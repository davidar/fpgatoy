==> flow/design.v <==
`default_nettype	none
module	vgatestsrc(i_pixclk, i_reset,
		i_width, i_height,
		i_rd, i_newline, i_newframe,
		o_pixel);
	parameter	BITS_PER_COLOR = 4,
			HW=12, VW=12;
	localparam	BPC = BITS_PER_COLOR,
			BITS_PER_PIXEL = 3 * BPC,
			BPP = BITS_PER_PIXEL;
	input	wire			i_pixclk, i_reset;
	input	wire	[HW-1:0]	i_width;
	input	wire	[VW-1:0]	i_height;
	input	wire		i_rd, i_newline, i_newframe;
	output	reg	[(BPP-1):0]	o_pixel;
	wire	[BPP-1:0]	white, black, purplish_blue, purple, dark_gray,
				darkest_gray, mid_white, mid_cyan, mid_magenta,
				mid_red, mid_green, mid_blue, mid_yellow;
	wire	[BPC-1:0]	midv, mid_off;
	assign	midv    = { 2'b11, {(BPC-2){1'b0}} };
	assign	mid_off = { (BPC){1'b0} };
	assign	white = {(BPP){1'b1}};
	assign	black = {(BPP){1'b0}};
	assign	purplish_blue = {
				{(BPC){1'b0}},
				3'b001,  {(BPC-3){1'b0}},
				2'b01, {(BPC-2){1'b0}} };
	assign	purple = { {2'b00, {(BPC-2){1'b1}} }, {(BPC){1'b0}},
			{ 1'b0, {(BPC-1){1'b1}} } };
	assign	dark_gray    = {(3){  { 4'b0010, {(BPC-4){1'b0}} } }};
	assign	darkest_gray = {(3){  { 4'b0001, {(BPC-4){1'b0}} } }};
	assign	mid_white   = { midv,    midv,    midv    };
	assign	mid_yellow  = { midv,    midv,    mid_off };
	assign	mid_red     = { midv,    mid_off, mid_off };
	assign	mid_green   = { mid_off, midv,    mid_off };
	assign	mid_blue    = { mid_off, mid_off, midv    };
	assign	mid_cyan    = { mid_off, midv,    midv    };
	assign	mid_magenta = { midv,    mid_off, midv    };
	reg	[HW-1:0]	hpos, hedge;
	reg	[VW-1:0]	ypos, yedge;
	reg	[3:0]		yline, hbar;
	reg	dline;
	always @(posedge i_pixclk)
	if ((i_reset)||(i_newframe)||(i_newline))
		dline <= 1'b0;
	else if (i_rd)
		dline <= 1'b1;
	always @(posedge i_pixclk)
	if ((i_reset)||(i_newframe))
	begin
		ypos  <= 0;
		yline <= 0;
		yedge <= { 4'h0, i_height[(VW-1):4] };
	end else if (i_newline)
	begin
		ypos <= ypos + { {(VW-1){1'h0}}, dline };
		if (ypos >= yedge)
		begin
			yline <= yline + 1'b1;
			yedge <= yedge + { 4'h0, i_height[(VW-1):4] };
		end
	end
	initial	hpos  = 0;
	initial	hbar  = 0;
	initial	hedge = 0;  
	always @(posedge i_pixclk)
	if ((i_reset)||(i_newline))
	begin
		hpos <= 0;
		hbar <= 0;
		hedge <= { 4'h0, i_width[(HW-1):4] };
	end else if (i_rd)
	begin
		hpos <= hpos + 1'b1;
		if (hpos >= hedge)
		begin
			hbar <= hbar + 1'b1;
			hedge <= hedge + { 4'h0, i_width[(HW-1):4] };
		end
	end
	reg	[BPP-1:0]	topbar, midbar, fatbar, gradient, pattern;
	always @(posedge i_pixclk)
	case(hbar[3:0])
	4'h0: topbar <= black;
	4'h1: topbar <= mid_white;
	4'h2: topbar <= mid_white;
	4'h3: topbar <= mid_yellow;
	4'h4: topbar <= mid_yellow;
	4'h5: topbar <= mid_cyan;
	4'h6: topbar <= mid_cyan;
	4'h7: topbar <= mid_green;
	4'h8: topbar <= mid_green;
	4'h9: topbar <= mid_magenta;
	4'ha: topbar <= mid_magenta;
	4'hb: topbar <= mid_red;
	4'hc: topbar <= mid_red;
	4'hd: topbar <= mid_blue;
	4'he: topbar <= mid_blue;
	4'hf: topbar <= black;
	endcase
	always @(posedge i_pixclk)
	case(hbar[3:0])
	4'h0: midbar <= black;
	4'h1: midbar <= mid_blue;
	4'h2: midbar <= mid_blue;
	4'h3: midbar <= black;
	4'h4: midbar <= black;
	4'h5: midbar <= mid_magenta;
	4'h6: midbar <= mid_magenta;
	4'h7: midbar <= black;
	4'h8: midbar <= black;
	4'h9: midbar <= mid_cyan;
	4'ha: midbar <= mid_cyan;
	4'hb: midbar <= black;
	4'hc: midbar <= black;
	4'hd: midbar <= mid_white;
	4'he: midbar <= mid_white;
	4'hf: midbar <= black;
	endcase
	always @(posedge i_pixclk)
	case(hbar[3:0])
	4'h0: fatbar <= black;
	4'h1: fatbar <= purplish_blue;
	4'h2: fatbar <= purplish_blue;
	4'h3: fatbar <= purplish_blue;
	4'h4: fatbar <=	white;
	4'h5: fatbar <= white;
	4'h6: fatbar <= white;
	4'h7: fatbar <= purple;
	4'h8: fatbar <= purple;
	4'h9: fatbar <= purple;
	4'ha: fatbar <= darkest_gray;
	4'hb: fatbar <= black;
	4'hc: fatbar <= dark_gray;
	4'hd: fatbar <= darkest_gray;
	4'he: fatbar <= black;
	4'hf: fatbar <= black;
	endcase
	reg	[(HW-1):0]	last_width;
	always @(posedge i_pixclk)
		last_width <= i_width;
	localparam	FRACB=16;
	reg	[(FRACB-1):0]	hfrac, h_step;
	always @(posedge i_pixclk)
	if ((i_reset)||(i_newline))
		hfrac <= 0;
	else if (i_rd)
		hfrac <= hfrac + h_step;
	always @(posedge i_pixclk)
	if ((i_reset)||(i_width != last_width))
		h_step <= 1;
	else if ((i_newline)&&(hfrac > 0))
	begin
		if (hfrac < {(FRACB){1'b1}} - { {(FRACB-HW){1'b0}}, i_width })
			h_step <= h_step + 1'b1;
		else if (hfrac < { {(FRACB-HW){1'b0}}, i_width })
			h_step <= h_step - 1'b1;
	end
	always @(posedge i_pixclk)
	case(hfrac[FRACB-1:FRACB-4])
	4'h0: gradient <= black;
	4'h1: gradient <= { 1'b0, hfrac[(FRACB-5):(FRACB-3-BPC)], {(2){mid_off}} };
	4'h2: gradient <= { 1'b1, hfrac[(FRACB-5):(FRACB-3-BPC)], {(2){mid_off}} };
	4'h3: gradient <= black;
	4'h4: gradient <= { mid_off, 1'b0, hfrac[(FRACB-5):(FRACB-3-BPC)], mid_off };
	4'h5: gradient <= { mid_off, 1'b1, hfrac[(FRACB-5):(FRACB-3-BPC)], mid_off };
	4'h6: gradient <= black;
	4'h7: gradient <= { {(2){mid_off}}, 1'b0, hfrac[(FRACB-5):(FRACB-3-BPC)] };
	4'h8: gradient <= { {(2){mid_off}}, 1'b1, hfrac[(FRACB-5):(FRACB-3-BPC)] };
	4'h9: gradient <= black;
	4'ha: gradient <= {(3){ 2'b00, hfrac[(FRACB-5):(FRACB-2-BPC)] }};
	4'hb: gradient <= {(3){ 2'b01, hfrac[(FRACB-5):(FRACB-2-BPC)] }};
	4'hc: gradient <= {(3){ 2'b10, hfrac[(FRACB-5):(FRACB-2-BPC)] }};
	4'hd: gradient <= {(3){ 2'b11, hfrac[(FRACB-5):(FRACB-2-BPC)] }};
	4'he: gradient <= black;
	4'hf: gradient <= black;
	endcase
	always @(posedge i_pixclk)
	case(yline)
	4'h0: pattern <= black;
	4'h1: pattern <= topbar;  
	4'h2: pattern <= topbar;
	4'h3: pattern <= topbar;
	4'h4: pattern <= topbar;
	4'h5: pattern <= topbar;
	4'h6: pattern <= topbar;
	4'h7: pattern <= topbar;
	4'h8: pattern <= topbar;
	4'h9: pattern <= midbar;  
	4'ha: pattern <= fatbar;  
	4'hb: pattern <= fatbar;
	4'hc: pattern <= fatbar;
	4'hd: pattern <= black;
	4'he: pattern <= gradient;
	4'hf: pattern <= black;
	endcase
	always @(posedge i_pixclk)
	if (i_newline)
		o_pixel <= white;
	else if (i_rd)
	begin
		if (hpos == i_width-12'd3)
			o_pixel <= white;
		else if ((ypos == 0)||(ypos == i_height-1))
			o_pixel <= white;
		else
			o_pixel <= pattern;
	end
endmodule
Tool chain data of vgatestsrc
The steps from the RTL of vgatestsrc to its reports follow in flow order.
Lines are those of the file above, counted from 1.
Operators: Yosys type, input widths -> output width; for muxes data width and select width s.
Cell names lack the library's common part.
Not given: -
- top module: vgatestsrc
- clock port: i_pixclk
- standard-cell library: sky130hd
- corner: tt_025C_1v80

Word level
Source: Yosys, flattened and elaborated, memories not mapped. Widths are those after wreduce. Registers that Yosys merges into a memory's read port (data or address) are not register bits. Print and check cells do not count.
Memory sizes are those after Yosys's memory passes, which may raise the word count (mostly to a power of two), join words into wider ones and drop unused or constant bits.
- flip-flop bits (word level) at 161
- memory bits (read-only) at 384
- word width x clocked read ports: 24
- noted memories kept: 3
- noted bits of input ports: 29
- noted output and inout port bits: 12
- cells after elaboration: 105
- memory list (memory ; depth ; width ; read ports ; wr ports ; RTL line ; text):
    (no name shown) ; 16 ; 12 ; 1 ; 0 ; 121 ; case(hbar[3:0])
    (no name shown) ; 16 ; 6 ; 1 ; 0 ; 102 ; case(hbar[3:0])
    (no name shown) ; 16 ; 6 ; 1 ; 0 ; 83 ; case(hbar[3:0])
- $add $sub $neg: 12
- magnitude comparators at 5
- equal/unequal tests at 33
- multiplexer cells at 12
- reduce/logical cells: 23
- operators by type and width (kind ; count):
    $pmux 12 s11 ; 1
    $eq 4x4->1 const B ; 16
    $pmux 12 s5 ; 1
    $mux 8 ; 6
    $eq 12x32->1 ; 1
    $eq 4x3->1 const B ; 8
    $mux 16 ; 2
    $ge 12x12->1 ; 2
    $add 12x8->12 ; 2
    $mux 12 ; 2
    $add 16x1->16 const B ; 1
    $sub 16x1->16 const B ; 1
    $gt 16x1->1 const B ; 1
    $lt 16x12->1 ; 1
    $add 16x16->16 ; 1
    $lt 16x16->1 ; 1
    $eq 4x2->1 const B ; 4
    $sub 1x13->14 const A ; 1
    $sub 12x1->13 const B ; 1
    $add 12x1->12 ; 1
    $add 12x1->12 const B ; 1
    $eq 12x12->1 ; 1
    $ne 12x12->1 ; 1
    $sub 12x2->12 const B ; 1
    $logic_not 12->1 ; 1
    $reduce_and 2->1 ; 5
    $reduce_bool 2->1 ; 5
    $add 4x1->4 const B ; 2
Not listed: further kinds 7, cells in them 14.

Logic depth
Depth = most cells in a row (Yosys ltp): at word level without a register or memory, in the mapped netlist without a sequential cell, where the memories' decode and read muxes count.
- depth in word-level cells at 5
- ABC_AREA at 0
- noted depth in mapped cells: 17
- depth with buffers taken out at 17

Synthesis result
Yosys stat after the flow's synthesis: flattened, memories mapped to cells. It holds for the ABC_AREA given above (unset counts as 0); a run with the other value may have another netlist.
The area totals of this step are shown rounded.
- cell types (type ; count ; total area (µm²)):
    dfxtp_1 ; 132 ; 2.64E+03
    ha_1 ; 107 ; 1.34E+03
    xnor2_1 ; 59 ; 516.746
    edfxtp_1 ; 16 ; 480.461
    nor2_1 ; 120 ; 450.432
    xor2_1 ; 43 ; 376.611
    mux2i_1 ; 29 ; 290.278
    o21ai_0 ; 55 ; 275.264
    nand2_1 ; 67 ; 251.491
    inv_1 ; 66 ; 247.738
    a21oi_1 ; 46 ; 230.221
    a21o_1 ; 19 ; 142.637
    nand3_1 ; 27 ; 135.13
    nor3_1 ; 22 ; 110.106
    clkbuf_1 ; 29 ; 108.854
    nand2b_1 ; 17 ; 106.352
    a22o_1 ; 12 ; 105.101
    o22a_1 ; 12 ; 105.101
Not listed: further types 57, cells in them 177.
- mapped cells at 1055
- noted cell area after synthesis: 0.0093 mm²
- sequential part of the area at 0.0031 mm²
- noted flip-flops: 148
- noted buffer cells: 38

Path before layout
Path of least setup slack by OpenSTA after synthesis, without wires, with an ideal clock, recovery checks aside; 20% of the period is set as input and as output delay. Where synthesis merged equal registers, the netlist keeps one of their names.
- path kind: input to register
- start: input port i_width[2]
- end: register h_step[14]
- clock period: 3790 ps
- noted external input delay: 758 ps
- setup time at 128 ps
- launch time at the first pin: 758 ps
- data arrival time: 3595 ps
- required time at 3662 ps
- setup slack: 68 ps
- path delay: 2965 ps
- stages on the path: 17
- path buffers at 1
- synthesis period reached: 3722 ps
"path delay" = arrival - input delay + setup time.
"stages on the path": output pins that drive a net of the path, with the launching flip-flop's if there is one; two outputs of one cell count as two.
"synthesis period reached" is the clock period less the worst setup slack; recovery checks do not enter. This is arithmetic on one report: input and output delays are still those of the set period (20% each).
The rows between start and end are the longest chain of elaborated cells between them; the timing report does not say that the signal goes this way. Where chains are equally long, one stands for them.
A line is the first line of the expression or statement that the cell stems from. Yosys adds cells for indexed reads and writes and turns some case tables into memories.
A register here has more assigning lines than the two given.
- cell sequence: buf_6 > inv_1 > ha_1 > nor2_1 > a221o_1 > and3_1 > nor2_1 > inv_1 > ha_1 > a21o_1 > a21oi_1 > o21ai_0 > and2_1 > a311oi_1 > xnor2_1 > mux2i_1 > nor2_1
- noted cells in the longest elaborated chain: 4
- elaborated cells on any way between the ends: 9
- RTL lines with such cells: 3
- those cells by class: 1 x add/sub; 2 x compare; 1 x eq/ne; 2 x mux; 3 x reduce/logical
- RTL lines, path after synthesis (what ; RTL line ; text):
    start: declaration ; 12 ; input wire [HW-1:0] i_width;
    $sub 1x13->14 ; 154 ; if (hfrac < {(FRACB){1'b1}} - { {(FRACB-HW){1'b0}}, i_width })
    $lt 16x16->1 ; 154 ;
    $reduce_bool 2->1 ; - ;
    $reduce_and 2->1 ; - ;
    end: assignment ; 155 ; h_step <= h_step + 1'b1;
    end: assignment ; 157 ; h_step <= h_step - 1'b1;
    end: declaration ; 143 ; reg [(FRACB-1):0] hfrac, h_step;

Timing after layout
From the final timing report of entry B: the path of least setup slack in the routed layout; clock arrival at registers is part of the times.
The report prints the path's times to 10 ps; the period is as set.
- path kind: input to register
- start: input port i_width[7]
- end: register h_step[14]
- clock period: 4590 ps
- noted external input delay: 920 ps
- setup time at 130 ps
- launch time at the first pin: 920 ps
- data arrival time: 4160 ps
- required time at 4890 ps
- setup slack: 730 ps
- stages on the path: 16
- path buffers at 2
The rows between start and end are the longest chain of elaborated cells between them; the timing report does not say that the signal goes this way. Where chains are equally long, one stands for them.
A register here has more assigning lines than the two given.
- cell sequence: clkdlybuf4s50_1 > inv_1 > ha_1 > nor4_1 > and3_4 > nor2_4 > buf_4 > fa_1 > nor2b_1 > o2111ai_2 > nand4_1 > and2_1 > a311oi_2 > xnor2_1 > mux2i_1 > nor2_1
- noted cells in the longest elaborated chain: 4
- elaborated cells on any way between the ends: 9
- RTL lines with such cells: 3
- those cells by class: 1 x add/sub; 2 x compare; 1 x eq/ne; 2 x mux; 3 x reduce/logical
- RTL lines, path after layout (what ; RTL line ; text):
    start: declaration ; 12 ; input wire [HW-1:0] i_width;
    $sub 1x13->14 ; 154 ; if (hfrac < {(FRACB){1'b1}} - { {(FRACB-HW){1'b0}}, i_width })
    $lt 16x16->1 ; 154 ;
    $reduce_bool 2->1 ; - ;
    $reduce_and 2->1 ; - ;
    end: assignment ; 155 ; h_step <= h_step + 1'b1;
    end: assignment ; 157 ; h_step <= h_step - 1'b1;
    end: declaration ; 143 ; reg [(FRACB-1):0] hfrac, h_step;

Stored flow runs of vgatestsrc (2 of them; Yosys, OpenROAD, sky130hd). They differ in their settings and are not a sequence. Constraints: input delay and output delay 20% of the set period each, output load 0.01 pF.
"clock period achieved" means the clock period less the worst setup slack. The figure is calculated, with input and output delays left at 20% of the set period.
By "power consumption" is meant OpenSTA's value without simulated activity: inputs other than the clock are taken to toggle once in ten clock periods, and the tool carries that through the logic.
The measured numbers are rounded.

Entry A
Settings were period_ns = 5.36; CORE_UTILIZATION = 68; SETUP_SLACK_MARGIN = 0.37; PLACE_DENSITY_LB_ADDON = 0.27; CELL_PAD_IN_SITES_DETAIL_PLACEMENT = 1; ABC_AREA = 0; GPL_ROUTABILITY_DRIVEN = 1; SLEW_MARGIN = 35; MAX_ROUTING_LAYER = met4; CAP_MARGIN = 20; CORE_MARGIN = 2
- not finished: placement ended with error DPL-0033

Entry B
Settings were period_ns = 4.59; SETUP_SLACK_MARGIN = 0.58; CAP_MARGIN = 20; CORE_MARGIN = 2; CORE_UTILIZATION = 40; SLEW_MARGIN = 20
- chip area after synthesis (Yosys): 0.0093 mm²
- noted the area of the die: 0.024 mm²
- noted the utilization after layout: 48 %
- worst setup slack after layout: 730 ps
- power consumption: 3,100 uW
- clock period achieved at 3,857 ps
