==> flow/design.v <==
`default_nettype none
`timescale 1ns / 1ps
localparam CORDW = 10;   
module bounce (
    input       logic clk_pix,          
    input       logic [CORDW-1:0] sx,   
    input       logic [CORDW-1:0] sy,   
    output      logic [3:0] paint_r,   
    output      logic [3:0] paint_g,   
    output      logic [3:0] paint_b    
    );
    localparam H_RES = 640;   
    localparam V_RES = 480;   
    logic frame;   
    always_comb frame = (sy == V_RES && sx == 0);
    localparam FRAME_NUM = 1;   
    logic [$clog2(FRAME_NUM):0] cnt_frame;   
    always_ff @(posedge clk_pix) begin
        if (frame) cnt_frame <= (cnt_frame == FRAME_NUM-1) ? 0 : cnt_frame + 1;
    end
    localparam Q_SIZE = 200;    
    logic [CORDW-1:0] qx, qy;   
    logic qdx, qdy;             
    logic [CORDW-1:0] qs = 2;   
    always_ff @(posedge clk_pix) begin
        if (frame && cnt_frame == 0) begin
            if (qdx == 0) begin   
                if (qx + Q_SIZE + qs >= H_RES-1) begin   
                    qx <= H_RES - Q_SIZE - 1;   
                    qdx <= 1;   
                end else qx <= qx + qs;   
            end else begin   
                if (qx < qs) begin   
                    qx <= 0;   
                    qdx <= 0;   
                end else qx <= qx - qs;   
            end
            if (qdy == 0) begin   
                if (qy + Q_SIZE + qs >= V_RES-1) begin   
                    qy <= V_RES - Q_SIZE - 1;   
                    qdy <= 1;   
                end else qy <= qy + qs;   
            end else begin   
                if (qy < qs) begin   
                    qy <= 0;   
                    qdy <= 0;   
                end else qy <= qy - qs;   
            end
        end
    end
    logic square;
    always_comb begin
        square = (sx >= qx) && (sx < qx + Q_SIZE) && (sy >= qy) && (sy < qy + Q_SIZE);
    end
    always_comb begin
        paint_r = (square) ? 4'hF : 4'h1;
        paint_g = (square) ? 4'hF : 4'h3;
        paint_b = (square) ? 4'hF : 4'h7;
    end
endmodule
-- Tool chain data of bounce
What the tools print for bounce, step after step.
Line numbers count from 1 in the design file above.
Operators carry their Yosys type and port widths (W data, S select, Z words).
Library cell names are shortened.
Not given: n/a
- design top: bounce
- clock: clk_pix
- standard-cell library: sky130hd
- library corner: tt_025C_1v80

-- Word level
Counts by Yosys on the flattened word-level netlist (proc, flatten, opt, wreduce; memories kept). Register bits leave out memories and registers merged into their read ports (data or address); mux counts leave out enables and synchronous resets folded into registers. Print and check cells are left out. Cells with the same type and inputs are merged into one.
- flip-flop bits (word level) at 23
- latch bits at 0
- noted bits in writable memories: 0
- bits in read-only memories at 0
- noted clocked read ports x word width: 0
- noted memories: 0
- noted input port bits: 21
- noted output and inout bits: 12
- noted cells after elaboration: 45
- $add $sub $neg at 9
- multiply operators at 0
- divide/modulo/power cells: 0
- noted magnitude comparators: 8
- equality and inequality tests at 1
- shift-type cells: 0
- multiplexer cells: 15
- bitwise gates (word level): 1
- reduce/logical cells: 6
- operators with widths (kind ; number):
    $add A32 B2 Y32 const B ; 2
    $mux W10 ; 6
    $ge A32 B10 Y1 const B ; 1
    $ge A32 B9 Y1 const B ; 1
    $lt A10 B11 Y1 ; 2
    $add A10 B8 Y11 const B ; 2
    $ge A10 B10 Y1 ; 2
    $add A10 B2 Y10 const B ; 2
    $sub A10 B2 Y10 const B ; 2
    $lt A10 B2 Y1 const B ; 2
    $mux W4 ; 3
    $eq A10 B9 Y1 const B ; 1
    $logic_not A10 Y1 ; 1
    $mux W1 ; 6
    $logic_and A1 B1 Y1 ; 5
    $add A1 B1 Y1 const B ; 1
    $not A1 Y1 ; 1

-- Depth
Yosys ltp: most cells in a row. Word level: on the elaborated netlist, between registers, memories and ports. Mapped: between sequential cells and ports; inverters and the memories' decode and read muxes count.
- depth in word-level cells at 6
- noted ABC_AREA: 1
- noted gate-level depth with buffers: 18
- noted gate-level depth less buffers: 17

-- Mapped cells and area
Source: synth_stat.txt of the flow (Yosys; design flattened, memories mapped). It holds for the ABC_AREA given above (unset counts as 0); a run with the other value may have another netlist.
- standard cells after synthesis: 441
- synthesis area at 3203.1 um2
- area of sequential cells at 690.7 um2
- noted mapped flip-flops: 23
- noted buffer cells: 20
- cell types (cell ; number ; total area (um2)):
    edfxtp_1 ; 23 ; 690.662
    ha_1 ; 40 ; 500.48
    nand2_1 ; 105 ; 394.128
    inv_1 ; 58 ; 217.709
    xor2_1 ; 23 ; 201.443
    nor2_1 ; 39 ; 146.39
    nand3_1 ; 26 ; 130.125
    nand4_1 ; 18 ; 112.608
    buf_4 ; 12 ; 90.086
    nand3_2 ; 7 ; 70.067
    nand2_2 ; 11 ; 68.816
    buf_6 ; 6 ; 67.565
    nand2_4 ; 6 ; 67.565
    a21oi_1 ; 13 ; 65.062
    o21ai_0 ; 13 ; 65.062
    nor4_1 ; 5 ; 31.28
    nor3_1 ; 6 ; 30.029
    xor2_4 ; 1 ; 27.526
Other cell types: 20; their cells: 29.

-- Timing after synthesis
OpenSTA on the mapped netlist: ideal clock, no wires. The path of least setup slack (recovery checks aside). Input and output delay are each 20% of the period. Register names are those of the netlist, which keeps one name where synthesis merged equal registers.
- kind: register -> output
- start point: register qy[4]
- end point: output port paint_b[3]
- clock period: 4.38 ns
- external output delay: 0.876 ns
- arrival: 2.264 ns
- data required time at 3.504 ns
- slack at 1.240 ns
- path delay at 2.264 ns
- stages on the path at 17
- synthesis period reached: 3.14 ns
"path delay" = arrival - input delay + setup time.
A path that ends at an output port has no setup time.
"stages on the path": output pins that drive a net of the path, with the launching flip-flop's if there is one; two outputs of one cell count as two.
"synthesis period reached" is the clock period less the worst setup slack; recovery checks do not enter. This is arithmetic on one report: input and output delays are still those of the set period (20% each).
The rows between start and end are the longest chain of elaborated cells between them; the timing report does not say that the signal goes this way. Where chains are equally long, one stands for them.
A line is the first line of the expression or statement that the cell stems from. Yosys adds cells for indexed reads and writes and turns some case tables into memories.
At most two assigning lines are given for a register; there are more.
- cell sequence: edfxtp_1 ha_1 nand2_1 inv_1 nor2_1 inv_1 ha_1 nand2_1 nor2_1 nor2_1 nand3_1 nand2_1 nand4_1 nand2_1 nand2_1 nor2_1 buf_4
- length of the longest elaborated chain at 4
- noted elaborated cells on any way between the ends: 6
- ends and longest elaborated chain, post-synthesis (item ; line ; source):
    from (decl) ; 22 ; logic [CORDW-1:0] qx, qy;
    from (assign) ; 40 ; qy <= V_RES - Q_SIZE - 1;
    from (assign) ; 42 ; end else qy <= qy + qs;
    $add A10 B8 Y11 ; 53 ; square = (sx >= qx) && (sx < qx + Q_SIZE) && (sy >= qy) && (sy < qy + Q_SIZE);
    $lt A10 B11 Y1 ; 53 ;
    $logic_and A1 B1 Y1 ; 53 ;
    $mux W4 ; 58 ; paint_b = (square) ? 4'hF : 4'h7;
    to (decl) ; 10 ; output      logic [3:0] paint_b
Some nets on the timed path still bear RTL names; the line given drives or declares the net.
- named nets, post-synthesis (net ; line):
    square ; 53

-- Path in the finished layout
Path of least setup slack in the final report of flow run A (OpenROAD, finished layout, wires in). Where an end is a register, its clock arrival counts in the times.
- kind: input -> output
- start point: input port sy[3]
- end point: output port paint_r[2]
- clock period: 6.08 ns
- external output delay: 1.22 ns
- arrival: 3.79 ns
- data required time at 4.86 ns
- slack at 1.07 ns
- stages on the path at 10
The rows between start and end are the longest chain of elaborated cells between them; the timing report does not say that the signal goes this way. Where chains are equally long, one stands for them.
- cell sequence: clkdlybuf4s50_1 ha_1 nand2_1 nor4_1 nand3_1 nand4_1 nand2_1 nor2_1 buf_4 clkdlybuf4s50_1
- length of the longest elaborated chain at 4
- noted elaborated cells on any way between the ends: 5
- RTL lines with such cells at 2
- ends and longest elaborated chain, after layout (item ; line ; source):
    from (decl) ; 7 ; input       logic [CORDW-1:0] sy,
    $ge A10 B10 Y1 ; 53 ; square = (sx >= qx) && (sx < qx + Q_SIZE) && (sy >= qy) && (sy < qy + Q_SIZE);
    $logic_and A1 B1 Y1 x2 ; 53 ;
    $mux W4 ; 56 ; paint_r = (square) ? 4'hF : 4'h1;
    to (decl) ; 8 ; output      logic [3:0] paint_r,
Some nets on the timed path still bear RTL names; the line given drives or declares the net.
- named nets, after layout (net ; line):
    square ; 53

## Implementation results

Below are 2 stored runs of the flow (Yosys, OpenROAD; platform sky130hd) on bounce, each with its settings and what was measured, unordered. Constraints: input delay and output delay 20% of the set period each, output load 0.01 pF.
"period achieved": clock period set for the run, less the worst setup slack. It is reckoned from that one timing run; input and output delays stay at 20% of the period that was set.
"total design power": no workload was simulated; the value follows from the tool's default switching activity.

Flow run A

==> flow/run.sh <==
#!/bin/bash
# the make line also repeats the synthesis and layout settings of config.mk as NAME=value (left out here)
make -C /OpenROAD-flow-scripts/flow DESIGN_CONFIG=/design/flow/config.mk WORK_HOME=/design/flow/orfs CLKGATE_MAP_FILE= finish
==> flow/config.mk <==
export PLATFORM = sky130hd
export DESIGN_NAME = bounce
export DESIGN_NICKNAME = bounce
export VERILOG_FILES = /design/flow/design.v
export SDC_FILE = /design/flow/constraint.sdc
export NUM_CORES = 4
export LEC_CHECK = 0
export ABC_AREA = 1
export CAP_MARGIN = 10
export CELL_PAD_IN_SITES_GLOBAL_PLACEMENT = 0
export CORE_ASPECT_RATIO = 0.82
export CORE_MARGIN = 2
export CORE_UTILIZATION = 22
export CTS_CLUSTER_DIAMETER = 273
export GPL_TIMING_DRIVEN = 0
export MIN_ROUTING_LAYER = met1
export PLACE_DENSITY_LB_ADDON = 0.21
export SLEW_MARGIN = 20
export TNS_END_PERCENT = 15
==> flow/constraint.sdc <==
create_clock -name core_clock -period 6.08 [get_ports {clk_pix}]
set_input_delay 1.2160 -clock core_clock [delete_from_list [all_inputs] [get_ports {clk_pix}]]
set_output_delay 1.2160 -clock core_clock [all_outputs]
set_load 0.01 [all_outputs]

Measured in flow run A:
- total design power: 375.9 µW
- noted the total die area: 15545.6 um2
- sum of negative setup slack at 0.000 ns
- setup slack of the worst path at 1.074 ns
- period achieved at 5.006 ns
- noted the utilization after layout: 26.9%
- netlist area reported by Yosys: 3203.1 um2

Flow run B

==> flow/run.sh <==
#!/bin/bash
# the make line also repeats the synthesis and layout settings of config.mk as NAME=value (left out here)
make -C /OpenROAD-flow-scripts/flow DESIGN_CONFIG=/design/flow/config.mk WORK_HOME=/design/flow/orfs CLKGATE_MAP_FILE= finish
==> flow/config.mk <==
export PLATFORM = sky130hd
export DESIGN_NAME = bounce
export DESIGN_NICKNAME = bounce
export VERILOG_FILES = /design/flow/design.v
export SDC_FILE = /design/flow/constraint.sdc
export NUM_CORES = 4
export LEC_CHECK = 0
export CAP_MARGIN = 20
export CELL_PAD_IN_SITES_GLOBAL_PLACEMENT = 0
export CORE_MARGIN = 4
export CORE_UTILIZATION = 48
export CTS_CLUSTER_DIAMETER = 221
export CTS_CLUSTER_SIZE = 18
export GPL_ROUTABILITY_DRIVEN = 0
export HOLD_SLACK_MARGIN = 0.04
export MIN_ROUTING_LAYER = met1
export PLACE_DENSITY_LB_ADDON = 0.08
export SLEW_MARGIN = 30
==> flow/constraint.sdc <==
create_clock -name core_clock -period 4.95 [get_ports {clk_pix}]
set_input_delay 0.9900 -clock core_clock [delete_from_list [all_inputs] [get_ports {clk_pix}]]
set_output_delay 0.9900 -clock core_clock [all_outputs]
set_load 0.01 [all_outputs]

Measured in flow run B:
- total design power: 390.2 µW
- noted the total die area: 7648.4 um2
- sum of negative setup slack at 0.000 ns
- setup slack of the worst path at 0.368 ns
- period achieved at 4.582 ns
- noted the utilization after layout: 54.8%
- netlist area reported by Yosys: 3030.4 um2
